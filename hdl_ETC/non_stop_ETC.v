==> flow/design.v <==
module controller (
	input clk,    
	input reset_n,  
	input sensor1,
	input sensor2,
	input sensor3,
	input [1:0] valid_Epass,
	input enable,
	output reg       init       ,
	output reg       up         ,
	output reg       down       ,
	output reg       en         ,
	output reg       dis        );
localparam START      = 2'b00, 
		   COUNT_TIME = 2'b01,
		   CALC       = 2'b10;
localparam IDLE       = 2'b00,
           WAIT_EN    = 2'b01,
           WAIT_DIS   = 2'b10;
reg       reg_sensor3                  ; 
reg [1:0] next_state, current_state    ;
reg [1:0] next_state_f, current_state_f;
wire [1:0] car1, car2, car3;
count_car count_car_DUT(
	.clk    (clk    ),
	.reset_n(reset_n),
	.sensor1(sensor1),
	.sensor2(sensor2),
	.sensor3(sensor3),
	.car1   (car1   ),
	.car2   (car2   ),
	.car3   (car3   ));
always @(posedge clk or negedge reset_n) begin
	if(~reset_n) begin
		current_state <= START; 
	end else begin
		current_state <= next_state; 
	end
end
always @(posedge clk or negedge reset_n) begin
	if(~reset_n) begin
		reg_sensor3 <= 0;
	end else begin
		reg_sensor3 <= sensor3;
	end
end
always @(*) begin
	init = 0;
	up = 0; 
	en = 0; 
	dis = 0; 
	down = 0; 
	next_state = current_state;
	case (current_state)
		START: begin 
			init = 1;
			if ( sensor1 & (car1 != car2)) begin
				next_state = COUNT_TIME;
			end
		end
		COUNT_TIME: begin 
			if (sensor2) begin
				next_state = CALC;
			end  
		end
		CALC: begin  
			if (valid_Epass == 2'b00 || valid_Epass == 2'b11) begin
				next_state = CALC;
			end
			else begin
				if (valid_Epass == 2'b10) begin
					up <= 1'b1;
					next_state = START;
				end
				else if (valid_Epass == 2'b01) begin 
					dis <= 1'b1;
				end
				if (enable) begin
					next_state = START;
				end
			end
		end
	endcase
	if ((reg_sensor3 & !sensor3) & (car2==car3)) begin
		down = 1;
	end
end
endmodule
module count_car (
	input            clk        ,    
	input            reset_n    ,  
	input            sensor1    ,
	input            sensor2    ,
	input            sensor3    ,
	output reg [1:0] car1       ,
	output reg [1:0] car2       ,
	output reg [1:0] car3);
	reg [1:0] next_state_c1, current_state_c1;
	reg [1:0] next_state_c2, current_state_c2;
	reg [1:0] next_state_c3, current_state_c3;
	reg inc1;
	reg inc2;
	reg inc3;
localparam HOLD       = 2'b00,
           INC        = 2'b01;
always @(posedge clk or negedge reset_n) begin
	if(~reset_n) begin
		current_state_c1 <= 0;
	end else begin
		current_state_c1 <= next_state_c1;
	end
end
always @(*) begin
	inc1 = 1'b0;
	next_state_c1 = current_state_c1;
	case (current_state_c1)
		HOLD: begin 
			if (sensor1) begin
				inc1 = 1'b1;
				next_state_c1 = INC;
			end else begin 
				next_state_c1 = current_state_c1;
			end
		end
		INC: begin 
			if (!sensor1) begin
				next_state_c1 = HOLD;
			end
		end
	endcase
end
always @(posedge clk or negedge reset_n) begin
	if(~reset_n) begin
		current_state_c2 <= 0;
	end else begin
		current_state_c2 <= next_state_c2;
	end
end
always @(*) begin
	inc2 = 1'b0;
	next_state_c2 = current_state_c2;
	case (current_state_c2)
		HOLD: begin 
			if (sensor2) begin
				inc2 = 1'b1;
				next_state_c2 = INC;
			end
		end
		INC: begin 
			if (!sensor2) begin
				next_state_c2 = HOLD;
			end
		end
	endcase
end
always @(posedge clk or negedge reset_n) begin
	if(~reset_n) begin
		current_state_c3 <= HOLD;
	end else begin
		current_state_c3 <= next_state_c3;
	end
end
always @(*) begin
	inc3 = 1'b0;
	next_state_c3 = current_state_c3;
	case (current_state_c3)
		HOLD: begin 
			if (sensor3) begin
				inc3 = 1'b1;
				next_state_c3 = INC;
			end
		end
		INC: begin 
			if (!sensor3) begin
				next_state_c3 = HOLD;
			end
		end
	endcase
end
always @(posedge clk or negedge reset_n) begin
	if(~reset_n) begin
		car1 <= 0;
	end else if (inc1) begin
		car1 <= car1+1;
	end
end
always @(posedge clk or negedge reset_n) begin
	if(~reset_n) begin
		car2 <= 0;
	end else if (inc2) begin
		car2 <= car2+1;
	end
end
always @(posedge clk or negedge reset_n) begin
	if(~reset_n) begin
		car3 <= 0;
	end else if (inc3) begin
		car3 <= car3+1;
	end
end
endmodule
module datapath (clk, reset_n, init, up, down, en, dis, en_barrier);
	input clk;    
	input reset_n;
	input init;
	input up;
	input down;
	input en;
	input dis;
	output reg en_barrier;
always @(posedge clk or negedge reset_n) begin
	if(~reset_n) begin
		en_barrier <= 0;
	end else begin
		if (up || en) begin
			en_barrier <= 1;
		end
		else if (dis || down) begin
			en_barrier <= 0;
		end
	end
end
endmodule
module non_stop_ETC (clk, reset_n,sensor1,sensor2, sensor3, valid_Epass, enable, barrier);
	input                     clk        ;
	input                     reset_n    ;
	input                     sensor1    ;
	input                     sensor2    ;
	input                     sensor3    ;
	input        [1:0]        valid_Epass;
	input                     enable     ;
	output                    barrier    ;
	wire init;
	wire up;
	wire down;
	wire en;
	wire dis;
	wire en_barrier;
controller controller_DUT (
	.clk        (clk        ),
	.reset_n    (reset_n    ),
	.sensor1    (sensor1    ),
	.sensor2    (sensor2    ),
	.sensor3    (sensor3    ),
	.valid_Epass(valid_Epass),
	.enable     (enable     ),
	.init       (init       ),
	.up         (up         ),
	.down       (down       ),
	.en         (en         ),
	.dis        (dis        ));
datapath datapath_DUT(
	.clk        (clk        ),
	.reset_n    (reset_n    ),
	.init       (init       ),
	.up         (up         ),
	.down       (down       ),
	.en         (en         ),
	.dis        (dis        ),
	.en_barrier (en_barrier));
assign barrier = enable ? 1'b1 : en_barrier;
endmodule
Step by step through the tools: non_stop_ETC --
The steps from the RTL of non_stop_ETC to its reports follow in flow order. Line numbers count from 1 in the design file above. Cell names lack the library's common part. A cell with - has no value.
Set-up: design top non_stop_ETC, clock port clk, cell library sky130hd, library corner tt_025C_1v80

After elaboration --
Counts by Yosys on the flattened word-level netlist (proc, flatten, opt, wreduce; memories kept). Register bits leave out memories and registers merged into their read ports (data or address). Print and check cells are left out. Cells with the same type and inputs are merged into one.
Bit counts: output and inout bits 1, input port bits 8, register bits 16, word-level cells 83
Operators by class: eq/ne operators 19, reductions and logical operators 17, $add $sub $neg 3, bitwise operators 3, multiplexer cells 32
Operators with widths (count):
- 2-to-1 mux 2 bit | 11
- 2-to-1 mux 1 bit | 17
- inequality test 2 bit (second input constant) | 7
- parallel mux 2 bit (select 2 bit) | 3
- == test 2 x 1 -> 1 bit (second input constant) | 5
- zero test 2 bit | 5
- AND reduction 3 bit | 3
- nonzero test 2 bit | 4
- adder 2 x 1 -> 2 bit (second input constant) | 3
- == test 2 bit (second input constant) | 3
- parallel mux 2 bit (select 3 bit) | 1
- inequality test 4 x 2 -> 1 bit (second input constant) | 1
- AND reduction 4 bit | 1
- bitwise AND 1 bit | 3
- nonzero test 3 bit | 1
- logical OR 1 bit | 2
- inequality test 2 x 1 -> 1 bit (second input constant) | 1
- == test 2 bit | 1
- inequality test 2 bit | 1
- zero test 1 bit | 1

Longest topological paths --
Longest topological path by Yosys (ltp), each cell counted once; first at word level (registers and memories cut), then after technology mapping (sequential cells cut; the memories' decode and read muxes count).
Depth: depth in word-level cells 8, ABC_AREA 0, mapped depth 5, gate-level depth less buffers 5

Netlist --
Yosys stat after the flow's synthesis: flattened, memories mapped to cells. It holds for the ABC_AREA given above (unset counts as 0); a run with the other value may have another netlist. Totals and module areas in this step are rounded.
Cell types:
- dfrtp_1 | count 10, total area 250.24 um^2
- dfstp_2 | count 4, total area 105.101 um^2
- xnor2_1 | count 8, total area 70.067 um^2
- ha_1 | count 3, total area 37.536 um^2
- inv_1 | count 6, total area 22.522 um^2
- nand2_1 | count 6, total area 22.522 um^2
- xor2_1 | count 2, total area 17.517 um^2
- nand3_1 | count 3, total area 15.014 um^2
- a32o_1 | count 1, total area 10.01 um^2
- a22o_1 | count 1, total area 8.758 um^2
- o2bb2ai_1 | count 1, total area 8.758 um^2
- nor2_1 | count 2, total area 7.507 um^2
- nand4_1 | count 1, total area 6.256 um^2
- or2_2 | count 1, total area 6.256 um^2
- o21ai_0 | count 1, total area 5.005 um^2
- o21ai_1 | count 1, total area 5.005 um^2
Mapped netlist: standard cells after synthesis 51, mapped area 0.0005981 mm^2, sequential part of the area 0.0003553 mm^2, flip-flop cells 14, buffers 0
By module: a second synthesis without flattening, with its own total; a netlist apart from the flattened one above.
Unflattened totals: cells (unflattened synthesis) 56, area total of the unflattened synthesis 0.0006243 mm^2
Rows give one instance, submodules left out.
By module:
- count_car | area 0.0003191 mm^2, cells 24, sequential area 0.000229 mm^2, times used 1
- controller | area 0.0002615 mm^2, cells 28, sequential area 0.0001013 mm^2, times used 1
- datapath | area 0.0000375 mm^2, cells 3, sequential area 0.000025 mm^2, times used 1
- non_stop_ETC | area 0.0000063 mm^2, cells 1, sequential area 0 mm^2, times used 1

Path before layout --
Path of least setup slack by OpenSTA after synthesis, without wires, with an ideal clock, recovery checks aside; 20% of the period is set as input and as output delay. Where synthesis merged equal registers, the netlist keeps one of their names.
Timing path post-synthesis: path kind register to register, from reg controller_DUT.count_car_DUT.car2[0], to reg datapath_DUT.en_barrier, period 1.1 ns, required time 0.978 ns, launch time at the first pin 0.000 ns, driving pins on the path 4, delay of the path 1.004 ns, buffers on the path 0, setup slack 0.097 ns, arrival 0.882 ns, setup time 0.122 ns, period reached after synthesis 1.003 ns
"delay of the path" = arrival - input delay + setup time. "driving pins on the path" counts driving pins, that of a launching flip-flop among them; a cell with two outputs on the path counts twice. "period reached after synthesis" is the clock period less the worst setup slack; recovery checks do not enter. This is arithmetic on one report: input and output delays are still those of the set period (20% each). Between the ends stands the longest chain of elaborated cells between them, by number of cells; it is not shown to be the way that was timed. Of several equally long chains one is given. Each line given opens the expression or statement behind the cell; cells for indexed reads and writes are added by Yosys, which also makes memories of some case tables. At most two assigning lines are given for a register; there are more.
On the way, post-synthesis: cells stage by stage dfrtp_1 -> xnor2_1 -> nand4_1 -> a32o_1, cells in the longest elaborated chain 6, elaborated cells on any way between the ends 7, source lines of those cells 3, classes of those cells eq/ne (1); mux (3); logic (1); reduce/logical (2)
RTL lines, path post-synthesis:
- start, declared | RTL line 96 | output reg [1:0] car2 ,
- start, assigned | RTL line 189 | car2 <= 0;
- start, assigned | RTL line 191 | car2 <= car2+1;
- == test 2 bit | RTL line 84 | if ((reg_sensor3 & !sensor3) & (car2==car3)) begin
- bitwise AND 1 bit | RTL line 84
- 2-to-1 mux 1 bit | RTL line 84
- logical OR 1 bit | RTL line 218 | else if (dis || down) begin
- 2-to-1 mux 1 bit | RTL line 218
- 2-to-1 mux 1 bit | RTL line 215 | if (up || en) begin
- end, assigned | RTL line 213 | en_barrier <= 0;
- end, assigned | RTL line 216 | en_barrier <= 1;
- end, declared | RTL line 210 | output reg en_barrier;

Worst path after layout --
Path of least setup slack in the final report of run 1 (OpenROAD, finished layout, wires in). Where an end is a register, its clock arrival counts in the times.
Timing path post-layout: path kind register to output, from reg datapath_DUT.en_barrier, to out barrier, period 1.49 ns, arrival 1.03 ns, buffers on the path 1, setup slack 0.16 ns, external output delay 0.30 ns, driving pins on the path 3, launch time at the first pin 0.28 ns, required time 1.19 ns
Between the ends stands the longest chain of elaborated cells between them, by number of cells; it is not shown to be the way that was timed. Of several equally long chains one is given. At most two assigning lines are given for a register; there are more.
On the way, post-layout: cells stage by stage dfrtp_1 -> or2_4 -> buf_6, cells in the longest elaborated chain 1, elaborated cells on any way between the ends 1, source lines of those cells 1, classes of those cells mux (1)
RTL lines, path post-layout:
- start, declared | RTL line 210 | output reg en_barrier;
- start, assigned | RTL line 213 | en_barrier <= 0;
- start, assigned | RTL line 216 | en_barrier <= 1;
- 2-to-1 mux 1 bit | RTL line 261 | assign barrier = enable ? 1'b1 : en_barrier;
- end, declared | RTL line 232 | output barrier ;

Memo
Re: implementation data of non_stop_ETC

2 stored runs of non_stop_ETC in the flow (synthesis by Yosys, layout by OpenROAD, sky130hd cells), in arbitrary order. Constraints: input delay and output delay 20% of the set period each, output load 0.01 pF.
"period achieved" = clock period - worst setup slack. The figure is calculated, with input and output delays left at 20% of the set period.
"time on the worst setup path": the worst setup path's part of the clock period (all of it between registers, 20% less for each end at a port) less its slack. A launch clock that arrives late makes it longer, a capture clock that arrives late makes it shorter.
"total power of the final layout" rests on the timing tool's default activity at the inputs, not on a simulated workload.
Values from the reports are rounded here.

* Run 1 | settings: period_ns 1.49; CORE_UTILIZATION 42; SETUP_SLACK_MARGIN 0.35; PLACE_DENSITY_LB_ADDON 0.02; CELL_PAD_IN_SITES_DETAIL_PLACEMENT 0; ABC_AREA 0; CAP_MARGIN 25; SLEW_MARGIN 15; MIN_ROUTING_LAYER met2; MAX_ROUTING_LAYER met5; CORE_MARGIN 2 | results: post-synthesis cell area 0.0005981 mm^2; die outline area 0.001742 mm^2; standard-cell area after routing 0.000767 mm^2; post-layout utilization 0.582; lowest setup slack 0.161 ns; total negative slack 0.000 ns; total power of the final layout 1177 µW; period achieved 1.329 ns; time on the worst setup path 1.03 ns; worst setup path type register to output
* Run 2 | settings: period_ns 1.15; CORE_UTILIZATION 69; CORE_ASPECT_RATIO 0.57; CELL_PAD_IN_SITES_DETAIL_PLACEMENT 1; TNS_END_PERCENT 90; GPL_TIMING_DRIVEN 1; CTS_CLUSTER_SIZE 89; SLEW_MARGIN 35; CAP_MARGIN 20; CORE_MARGIN 2 | incomplete, floorplanning halted on PDN-0185
